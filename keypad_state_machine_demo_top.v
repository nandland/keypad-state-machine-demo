==> flow/design.v <==
module Binary_To_7Segment 
  (
   input       i_Clk,
   input [3:0] i_Binary_Num,
   output      o_Segment_A,
   output      o_Segment_B,
   output      o_Segment_C,
   output      o_Segment_D,
   output      o_Segment_E,
   output      o_Segment_F,
   output      o_Segment_G
   );
  reg [6:0]    r_Hex_Encoding = 7'h00;
  always @(posedge i_Clk)
    begin
      case (i_Binary_Num)
        4'b0000 : r_Hex_Encoding <= 7'h7E;
        4'b0001 : r_Hex_Encoding <= 7'h30;
        4'b0010 : r_Hex_Encoding <= 7'h6D;
        4'b0011 : r_Hex_Encoding <= 7'h79;
        4'b0100 : r_Hex_Encoding <= 7'h33;          
        4'b0101 : r_Hex_Encoding <= 7'h5B;
        4'b0110 : r_Hex_Encoding <= 7'h5F;
        4'b0111 : r_Hex_Encoding <= 7'h70;
        4'b1000 : r_Hex_Encoding <= 7'h7F;
        4'b1001 : r_Hex_Encoding <= 7'h7B;
        4'b1010 : r_Hex_Encoding <= 7'h77;
        4'b1011 : r_Hex_Encoding <= 7'h1F;
        4'b1100 : r_Hex_Encoding <= 7'h4E;
        4'b1101 : r_Hex_Encoding <= 7'h3D;
        4'b1110 : r_Hex_Encoding <= 7'h4F;
        4'b1111 : r_Hex_Encoding <= 7'h47;
      endcase
    end  
  assign o_Segment_A = r_Hex_Encoding[6];
  assign o_Segment_B = r_Hex_Encoding[5];
  assign o_Segment_C = r_Hex_Encoding[4];
  assign o_Segment_D = r_Hex_Encoding[3];
  assign o_Segment_E = r_Hex_Encoding[2];
  assign o_Segment_F = r_Hex_Encoding[1];
  assign o_Segment_G = r_Hex_Encoding[0];
endmodule  
`timescale 1ns / 1ps
module Decoder(
    clk,
    Row,
    Col,
    DecodeOut
    );
    input clk;						 
    input [3:0] Row;				 
    output [3:0] Col;			 
    output [3:0] DecodeOut;	 
	reg [3:0] Col;
	reg [3:0] DecodeOut;
	reg [19:0] sclk;
	always @(posedge clk) begin
			if (sclk == 20'b00011000011010100000) begin
				Col <= 4'b0111;
				sclk <= sclk + 1'b1;
			end
			else if(sclk == 20'b00011000011010101000) begin
				if (Row == 4'b0111) begin
					DecodeOut <= 4'b0001;		 
				end
				else if(Row == 4'b1011) begin
					DecodeOut <= 4'b0100; 		 
				end
				else if(Row == 4'b1101) begin
					DecodeOut <= 4'b0111; 		 
				end
				else if(Row == 4'b1110) begin
					DecodeOut <= 4'b0000; 		 
				end
				sclk <= sclk + 1'b1;
			end
			else if(sclk == 20'b00110000110101000000) begin
				Col<= 4'b1011;
				sclk <= sclk + 1'b1;
			end
			else if(sclk == 20'b00110000110101001000) begin
				if (Row == 4'b0111) begin
					DecodeOut <= 4'b0010; 		 
				end
				else if(Row == 4'b1011) begin
					DecodeOut <= 4'b0101; 		 
				end
				else if(Row == 4'b1101) begin
					DecodeOut <= 4'b1000; 		 
				end
				else if(Row == 4'b1110) begin
					DecodeOut <= 4'b1111; 		 
				end
				sclk <= sclk + 1'b1;
			end
			else if(sclk == 20'b01001001001111100000) begin
				Col<= 4'b1101;
				sclk <= sclk + 1'b1;
			end
			else if(sclk == 20'b01001001001111101000) begin
				if(Row == 4'b0111) begin
					DecodeOut <= 4'b0011; 		 
				end
				else if(Row == 4'b1011) begin
					DecodeOut <= 4'b0110; 		 
				end
				else if(Row == 4'b1101) begin
					DecodeOut <= 4'b1001; 		 
				end
				else if(Row == 4'b1110) begin
					DecodeOut <= 4'b1110; 		 
				end
				sclk <= sclk + 1'b1;
			end
			else if(sclk == 20'b01100001101010000000) begin
				Col<= 4'b1110;
				sclk <= sclk + 1'b1;
			end
			else if(sclk == 20'b01100001101010001000) begin
				if(Row == 4'b0111) begin
					DecodeOut <= 4'b1010;  
				end
				else if(Row == 4'b1011) begin
					DecodeOut <= 4'b1011;  
				end
				else if(Row == 4'b1101) begin
					DecodeOut <= 4'b1100;  
				end
				else if(Row == 4'b1110) begin
					DecodeOut <= 4'b1101;  
				end
				sclk <= 20'b00000000000000000000;
			end
			else begin
				sclk <= sclk + 1'b1;
			end
	end
endmodule
module keypad_state_machine_demo_top
 (input  i_Clk,        
  input  io_PMOD_7,    
  input  io_PMOD_8,    
  input  io_PMOD_9,    
  input  io_PMOD_10,   
  output io_PMOD_1,    
  output io_PMOD_2,    
  output io_PMOD_3,    
  output io_PMOD_4,    
  output o_Segment1_A,
  output o_Segment1_B,
  output o_Segment1_C,
  output o_Segment1_D,
  output o_Segment1_E,
  output o_Segment1_F,
  output o_Segment1_G,
  input i_Switch_1,
  output o_LED_1,
  output o_LED_2, 
  output o_LED_3,
  output o_LED_4);
reg [3:0] r_Decode_Out;
reg r_Decode_DV;
wire [3:0] w_Decode_Out;
wire [3:0] w_Row, w_Col;
wire w_Segment1_A;
wire w_Segment1_B;
wire w_Segment1_C;
wire w_Segment1_D;
wire w_Segment1_E;
wire w_Segment1_F;
wire w_Segment1_G;
assign w_Row = {io_PMOD_10, io_PMOD_9, io_PMOD_8, io_PMOD_7};
assign io_PMOD_1 = w_Col[0];  
assign io_PMOD_2 = w_Col[1]; 
assign io_PMOD_3 = w_Col[2];
assign io_PMOD_4 = w_Col[3];
always @(posedge i_Clk)
begin
  r_Decode_Out <= w_Decode_Out;
  if (r_Decode_Out != w_Decode_Out)
  begin
    r_Decode_DV <= 1'b1;
  end
  else 
  begin
    r_Decode_DV <= 1'b0;
  end
end
Decoder Decoder_Inst
 (.clk(i_Clk),
  .Row(w_Row),    
  .Col(w_Col),    
  .DecodeOut(w_Decode_Out));
state_machine safe_password_checker_inst
 (.i_Clk(i_Clk),        
  .i_Reset(i_Switch_1),
  .i_Keypad_DV(r_Decode_DV),
  .i_Keypad_Digit(w_Decode_Out),
  .o_Safe_Unlocked(o_LED_1),
  .o_Safe_Locked(o_LED_4)
  );
  Binary_To_7Segment SevenSeg1_Inst
  (.i_Clk(i_Clk),
   .i_Binary_Num(w_Decode_Out),
   .o_Segment_A(w_Segment1_A),
   .o_Segment_B(w_Segment1_B),
   .o_Segment_C(w_Segment1_C),
   .o_Segment_D(w_Segment1_D),
   .o_Segment_E(w_Segment1_E),
   .o_Segment_F(w_Segment1_F),
   .o_Segment_G(w_Segment1_G));
  assign o_Segment1_A = ~w_Segment1_A;
  assign o_Segment1_B = ~w_Segment1_B;
  assign o_Segment1_C = ~w_Segment1_C;
  assign o_Segment1_D = ~w_Segment1_D;
  assign o_Segment1_E = ~w_Segment1_E;
  assign o_Segment1_F = ~w_Segment1_F;
  assign o_Segment1_G = ~w_Segment1_G;
endmodule
module state_machine
 (input  i_Clk,        
  input  i_Reset,
  input  i_Keypad_DV,
  input [3:0] i_Keypad_Digit,
  output o_Safe_Unlocked,
  output o_Safe_Locked);
reg [2:0] r_SM_Main;
localparam CHECK_DIGIT_1 = 3'b000;
localparam CHECK_DIGIT_2 = 3'b001;
localparam CHECK_DIGIT_3 = 3'b010;
localparam SAFE_UNLOCKED = 3'b011;
localparam SAFE_LOCKED   = 3'b100;
localparam PASSWORD_DIGIT_1 = 4'd8;
localparam PASSWORD_DIGIT_2 = 4'd6;
localparam PASSWORD_DIGIT_3 = 4'd0;
assign o_Safe_Locked   = (r_SM_Main == SAFE_LOCKED);
assign o_Safe_Unlocked = (r_SM_Main == SAFE_UNLOCKED);
always @(posedge i_Clk)
begin
  if (i_Reset == 1'b1)
  begin
    r_SM_Main <= CHECK_DIGIT_1;
  end
  else
  begin
    if (i_Keypad_DV == 1'b1)
    begin
        case (r_SM_Main)
            CHECK_DIGIT_1: 
            begin
                if (i_Keypad_Digit == PASSWORD_DIGIT_1)
                begin
                    r_SM_Main <= CHECK_DIGIT_2;
                end      
                else
                begin
                    r_SM_Main <= SAFE_LOCKED;
                end
            end
            CHECK_DIGIT_2: 
            begin
                if (i_Keypad_Digit == PASSWORD_DIGIT_2)
                begin
                    r_SM_Main <= CHECK_DIGIT_3;
                end      
                else
                begin
                    r_SM_Main <= SAFE_LOCKED;
                end
            end
            CHECK_DIGIT_3: 
            begin
                if (i_Keypad_Digit == PASSWORD_DIGIT_3)
                begin
                    r_SM_Main <= SAFE_UNLOCKED;
                end      
                else
                begin
                    r_SM_Main <= SAFE_LOCKED;
                end
            end
            SAFE_UNLOCKED:
            begin
                r_SM_Main <= SAFE_UNLOCKED;
            end    
            SAFE_LOCKED: 
            begin
                r_SM_Main <= SAFE_LOCKED;
            end
        endcase
    end  
  end
end
endmodule
From RTL to reports: keypad_state_machine_demo_top --
Tool output for the design above, in the order of the flow. Line numbers count from 1 in the design file above. Operators carry their Yosys type and port widths (W data, S select, Z words). Cell names lack the library's common part. The mark - stands for no value.
Set-up: design top keypad_state_machine_demo_top, clock port i_Clk, standard-cell library sky130hd, timing corner tt_025C_1v80

Word level --
Yosys after proc, flatten, opt, wreduce and memory -nomap, before mapping. Print and check cells are not counted. Equal cells are merged and count once. Memory sizes are those after Yosys's memory passes, which may raise the word count (mostly to a power of two), join words into wider ones and drop unused or constant bits.
Operators by class: $add $sub $neg 1, multiply operators 0, div/mod/pow operators 0, order comparisons 0, equal/unequal tests 24, shifts and indexed selects 0, multiplexer cells 41, bitwise gates (word level) 9, reductions and logical operators 9
Operators with widths (number):
- $mux W20 | 8
- $mux W4 | 28
- $eq A20 B19 Y1 const B | 4
- $eq A20 B17 Y1 const B | 2
- $eq A20 B18 Y1 const B | 2
- $add A20 B1 Y20 const B | 1
- $eq A4 B4 Y1 const B | 4
- $pmux W3 S5 | 1
- $not A1 Y1 | 9
- $mux W3 | 3
- $eq A4 B3 Y1 const B | 2
- $reduce_bool A4 Y1 | 2
- $ne A3 B1 Y1 const B | 2
- $eq A3 B2 Y1 const B | 2
- $reduce_and A6 Y1 | 1
- $reduce_bool A5 Y1 | 1
- $ne A2 B1 Y1 const B | 2
- $ne A4 B1 Y1 const B | 1
- $ne A4 B4 Y1 | 1
- $logic_not A4 Y1 | 1
- $reduce_and A4 Y1 | 1
- $eq A3 B1 Y1 const B | 1
- $eq A3 B3 Y1 const B | 1
- $logic_not A3 Y1 | 1
- $reduce_bool A3 Y1 | 1
- $reduce_and A2 Y1 | 1
- $mux W1 | 1
Word-level totals: flip-flop bits (word level) 36, latch bits 0, bits in writable memories 0, ROM bits 112, word width x clocked read ports 7, memories kept 1, input bits 6, output and inout bits 15
Memories:
- (no name shown) | depth 16, width 7, read ports 1, wr ports 0, RTL line 16 | case (i_Binary_Num)

Longest topological paths --
Longest topological path by Yosys (ltp), each cell counted once; first at word level (registers and memories cut), then after technology mapping (sequential cells cut; the memories' decode and read muxes count).
Depth: depth in word-level cells 12, ABC_AREA 0, depth in mapped cells 7, mapped depth without buffers 7

Synthesis result --
Source: synth_stat.txt of the flow (Yosys; design flattened, memories mapped). It holds for the ABC_AREA given above (unset counts as 0); a run with the other value may have another netlist. Totals and module areas in this step are rounded.
Synthesis totals: mapped cells 251, cell area after synthesis 2300 µm², sequential area 940 µm², mapped flip-flops 45
Cells by type:
- dfxtp_1 | number 41, area in all 820.787 µm²
- xnor2_1 | number 15, area in all 131.376 µm²
- edfxtp_1 | number 4, area in all 120.115 µm²
- ha_1 | number 9, area in all 112.608 µm²
- xor2_1 | number 10, area in all 87.584 µm²
- nand3_1 | number 17, area in all 85.082 µm²
- nand2_1 | number 20, area in all 75.072 µm²
- nor2_1 | number 20, area in all 75.072 µm²
- inv_1 | number 17, area in all 63.811 µm²
- nand4_1 | number 10, area in all 62.56 µm²
- a21oi_1 | number 11, area in all 55.053 µm²
- nor3_1 | number 7, area in all 35.034 µm²
- and3_1 | number 5, area in all 31.28 µm²
- nor3b_1 | number 4, area in all 30.029 µm²
- and4bb_2 | number 2, area in all 25.024 µm²
- nor2b_1 | number 4, area in all 25.024 µm²
- buf_6 | number 2, area in all 22.522 µm²
- mux4_2 | number 1, area in all 22.522 µm²
Not listed: further types 36, cells in them 52. By module: a second synthesis without flattening, with its own total; a netlist apart from the flattened one above.
Unflattened totals: cell total of the unflattened synthesis 248, area total of the unflattened synthesis 2300 µm²
Rows give one instance, submodules left out.
Modules:
- Decoder | times used 1, cells 163, area 1500 µm², sequential area 600 µm²
- Binary_To_7Segment | times used 1, cells 40, area 430 µm², sequential area 140 µm²
- state_machine | times used 1, cells 25, area 230 µm², sequential area 100 µm²
- keypad_state_machine_demo_top | times used 1, cells 20, area 190 µm², sequential area 100 µm²

Worst setup path after synthesis --
Path of least setup slack by OpenSTA after synthesis, without wires, with an ideal clock, recovery checks aside; 20% of the period is set as input and as output delay. Where synthesis merged equal registers, the netlist keeps one of their names.
Timing path post-synthesis: kind flip-flop to flip-flop, start register Decoder_Inst.sclk[0], end register Decoder_Inst.DecodeOut[0], period 3220 ps, setup time 347 ps, time at the first pin 0 ps, arrival 1904 ps, slack 969 ps, path delay 2251 ps, stages on the path 8, period reached after synthesis 2251 ps
"path delay" = arrival - input delay + setup time. "stages on the path" counts driving pins, that of a launching flip-flop among them; a cell with two outputs on the path counts twice. "period reached after synthesis" is the clock period less the worst setup slack; recovery checks do not enter. This is arithmetic on one report: input and output delays are still those of the set period (20% each). The rows between start and end are the longest chain of elaborated cells between them; the timing report does not say that the signal goes this way. Where chains are equally long, one stands for them. A line is the first line of the expression or statement that the cell stems from. Yosys adds cells for indexed reads and writes and turns some case tables into memories. A register here has more assigning lines than the two given. The path ends at the enable pin of a flip-flop; only ways to that pin are counted.
On the way, post-synthesis: cell sequence dfxtp_1 -> inv_1 -> ha_1 -> nand3b_1 -> or3_2 -> or2_2 -> nor2b_1 -> a31oi_1, length of the longest elaborated chain 3, elaborated cells between the ends (all ways) 14, RTL lines with such cells 8, classes of those cells eq/ne (11); logic (1); reduce/logical (2)
RTL lines, path post-synthesis:
- start, declared | RTL line 56 | reg [19:0] sclk;
- start, assigned | RTL line 60 | sclk <= sclk + 1'b1;
- start, assigned | RTL line 75 | sclk <= sclk + 1'b1;
- $eq A20 B17 Y1 | RTL line 58 | if (sclk == 20'b00011000011010100000) begin
- $not A1 Y1
- $reduce_and A6 Y1
- end, assigned | RTL line 64 | DecodeOut <= 4'b0001;
- end, assigned | RTL line 67 | DecodeOut <= 4'b0100;
- end, declared | RTL line 53 | output [3:0] DecodeOut;

Worst path after layout --
From the final timing report of run 1: the path of least setup slack in the routed layout; clock arrival at registers is part of the times. The report prints the path's times to 10 ps; the period is as set.
Timing path post-layout: kind flip-flop to flip-flop, start register Decoder_Inst.sclk[15], end register Decoder_Inst.DecodeOut[0], period 2380 ps, setup time 300 ps, time at the first pin 300 ps, arrival 2020 ps, slack 360 ps, stages on the path 5
The rows between start and end are the longest chain of elaborated cells between them; the timing report does not say that the signal goes this way. Where chains are equally long, one stands for them. A register here has more assigning lines than the two given. The path ends at the enable pin of a flip-flop; only ways to that pin are counted.
On the way, post-layout: cell sequence dfxtp_2 -> or4b_4 -> or3_4 -> or2_4 -> a31oi_4, length of the longest elaborated chain 3, elaborated cells between the ends (all ways) 14, RTL lines with such cells 8, classes of those cells eq/ne (11); logic (1); reduce/logical (2)
RTL lines, path post-layout:
- start, declared | RTL line 56 | reg [19:0] sclk;
- start, assigned | RTL line 60 | sclk <= sclk + 1'b1;
- start, assigned | RTL line 75 | sclk <= sclk + 1'b1;
- $eq A20 B17 Y1 | RTL line 58 | if (sclk == 20'b00011000011010100000) begin
- $not A1 Y1
- $reduce_and A6 Y1
- end, assigned | RTL line 64 | DecodeOut <= 4'b0001;
- end, assigned | RTL line 67 | DecodeOut <= 4'b0100;
- end, declared | RTL line 53 | output [3:0] DecodeOut;

## Implementation results

Flow measurements of keypad_state_machine_demo_top on sky130hd: 2 stored runs with different settings, listed in no order. Input and output delays are each 20% of the period that was set; the output load is 0.01 pF.
"clock period reached" is the run's clock period less its worst setup slack. It is reckoned from that one timing run; input and output delays stay at 20% of the period that was set.
"critical setup path time" = time allowed to the worst setup path (clock period - input delay - output delay, where it has them) - its slack; a late launch clock adds to it, a late capture clock takes from it.
"overall power": no workload was simulated; the value follows from the tool's default switching activity.
"critical setup path time" is given in steps of 10 ps.
Measured values are rounded.

[run 1] flow files
==> flow/run.sh <==
#!/bin/bash
# the make line also repeats the synthesis and layout settings of config.mk as NAME=value (left out here)
make -C /OpenROAD-flow-scripts/flow DESIGN_CONFIG=/design/flow/config.mk WORK_HOME=/design/flow/orfs CLKGATE_MAP_FILE= finish
==> flow/config.mk <==
export PLATFORM = sky130hd
export DESIGN_NAME = keypad_state_machine_demo_top
export DESIGN_NICKNAME = keypad_state_machine_demo_top
export VERILOG_FILES = /design/flow/design.v
export SDC_FILE = /design/flow/constraint.sdc
export NUM_CORES = 4
export LEC_CHECK = 0
export CAP_MARGIN = 30
export CORE_ASPECT_RATIO = 0.71
export CORE_MARGIN = 3
export CORE_UTILIZATION = 30
export CTS_CLUSTER_DIAMETER = 239
export CTS_CLUSTER_SIZE = 76
export PLACE_DENSITY = 0.43
export SETUP_SLACK_MARGIN = 0.66
export SLEW_MARGIN = 20
export TNS_END_PERCENT = 60
==> flow/constraint.sdc <==
create_clock -name core_clock -period 2.38 [get_ports {i_Clk}]
set_input_delay 0.4760 -clock core_clock [delete_from_list [all_inputs] [get_ports {i_Clk}]]
set_output_delay 0.4760 -clock core_clock [all_outputs]
set_load 0.01 [all_outputs]

[run 1] result: synthesized cell area 2300 µm²; total die area 8600 µm²; std-cell area (final layout) 2900 µm²; post-route utilization 0.41; worst setup slack after layout 360 ps; sum of negative setup slack 0 ps; final worst hold slack 450 ps; overall power 1600 uW; clock period reached 2025 ps; critical setup path time 2020 ps; critical path kind flip-flop to flip-flop

[run 2] flow files
==> flow/run.sh <==
#!/bin/bash
# the make line also repeats the synthesis and layout settings of config.mk as NAME=value (left out here)
make -C /OpenROAD-flow-scripts/flow DESIGN_CONFIG=/design/flow/config.mk WORK_HOME=/design/flow/orfs CLKGATE_MAP_FILE= finish
==> flow/config.mk <==
export PLATFORM = sky130hd
export DESIGN_NAME = keypad_state_machine_demo_top
export DESIGN_NICKNAME = keypad_state_machine_demo_top
export VERILOG_FILES = /design/flow/design.v
export SDC_FILE = /design/flow/constraint.sdc
export NUM_CORES = 4
export LEC_CHECK = 0
export ABC_AREA = 0
export CAP_MARGIN = 20
export CORE_ASPECT_RATIO = 0.59
export CORE_MARGIN = 5
export CORE_UTILIZATION = 42
export MAX_ROUTING_LAYER = met5
export PLACE_DENSITY_LB_ADDON = 0.2
export SETUP_SLACK_MARGIN = 0.17
export SLEW_MARGIN = 20
==> flow/constraint.sdc <==
create_clock -name core_clock -period 3.22 [get_ports {i_Clk}]
set_input_delay 0.6440 -clock core_clock [delete_from_list [all_inputs] [get_ports {i_Clk}]]
set_output_delay 0.6440 -clock core_clock [all_outputs]
set_load 0.01 [all_outputs]

[run 2] result: synthesized cell area 2300 µm²; total die area 7000 µm²; std-cell area (final layout) 2500 µm²; post-route utilization 0.49; worst setup slack after layout 750 ps; sum of negative setup slack 0 ps; final worst hold slack 460 ps; overall power 1100 uW; clock period reached 2465 ps; critical setup path time 2470 ps; critical path kind flip-flop to flip-flop
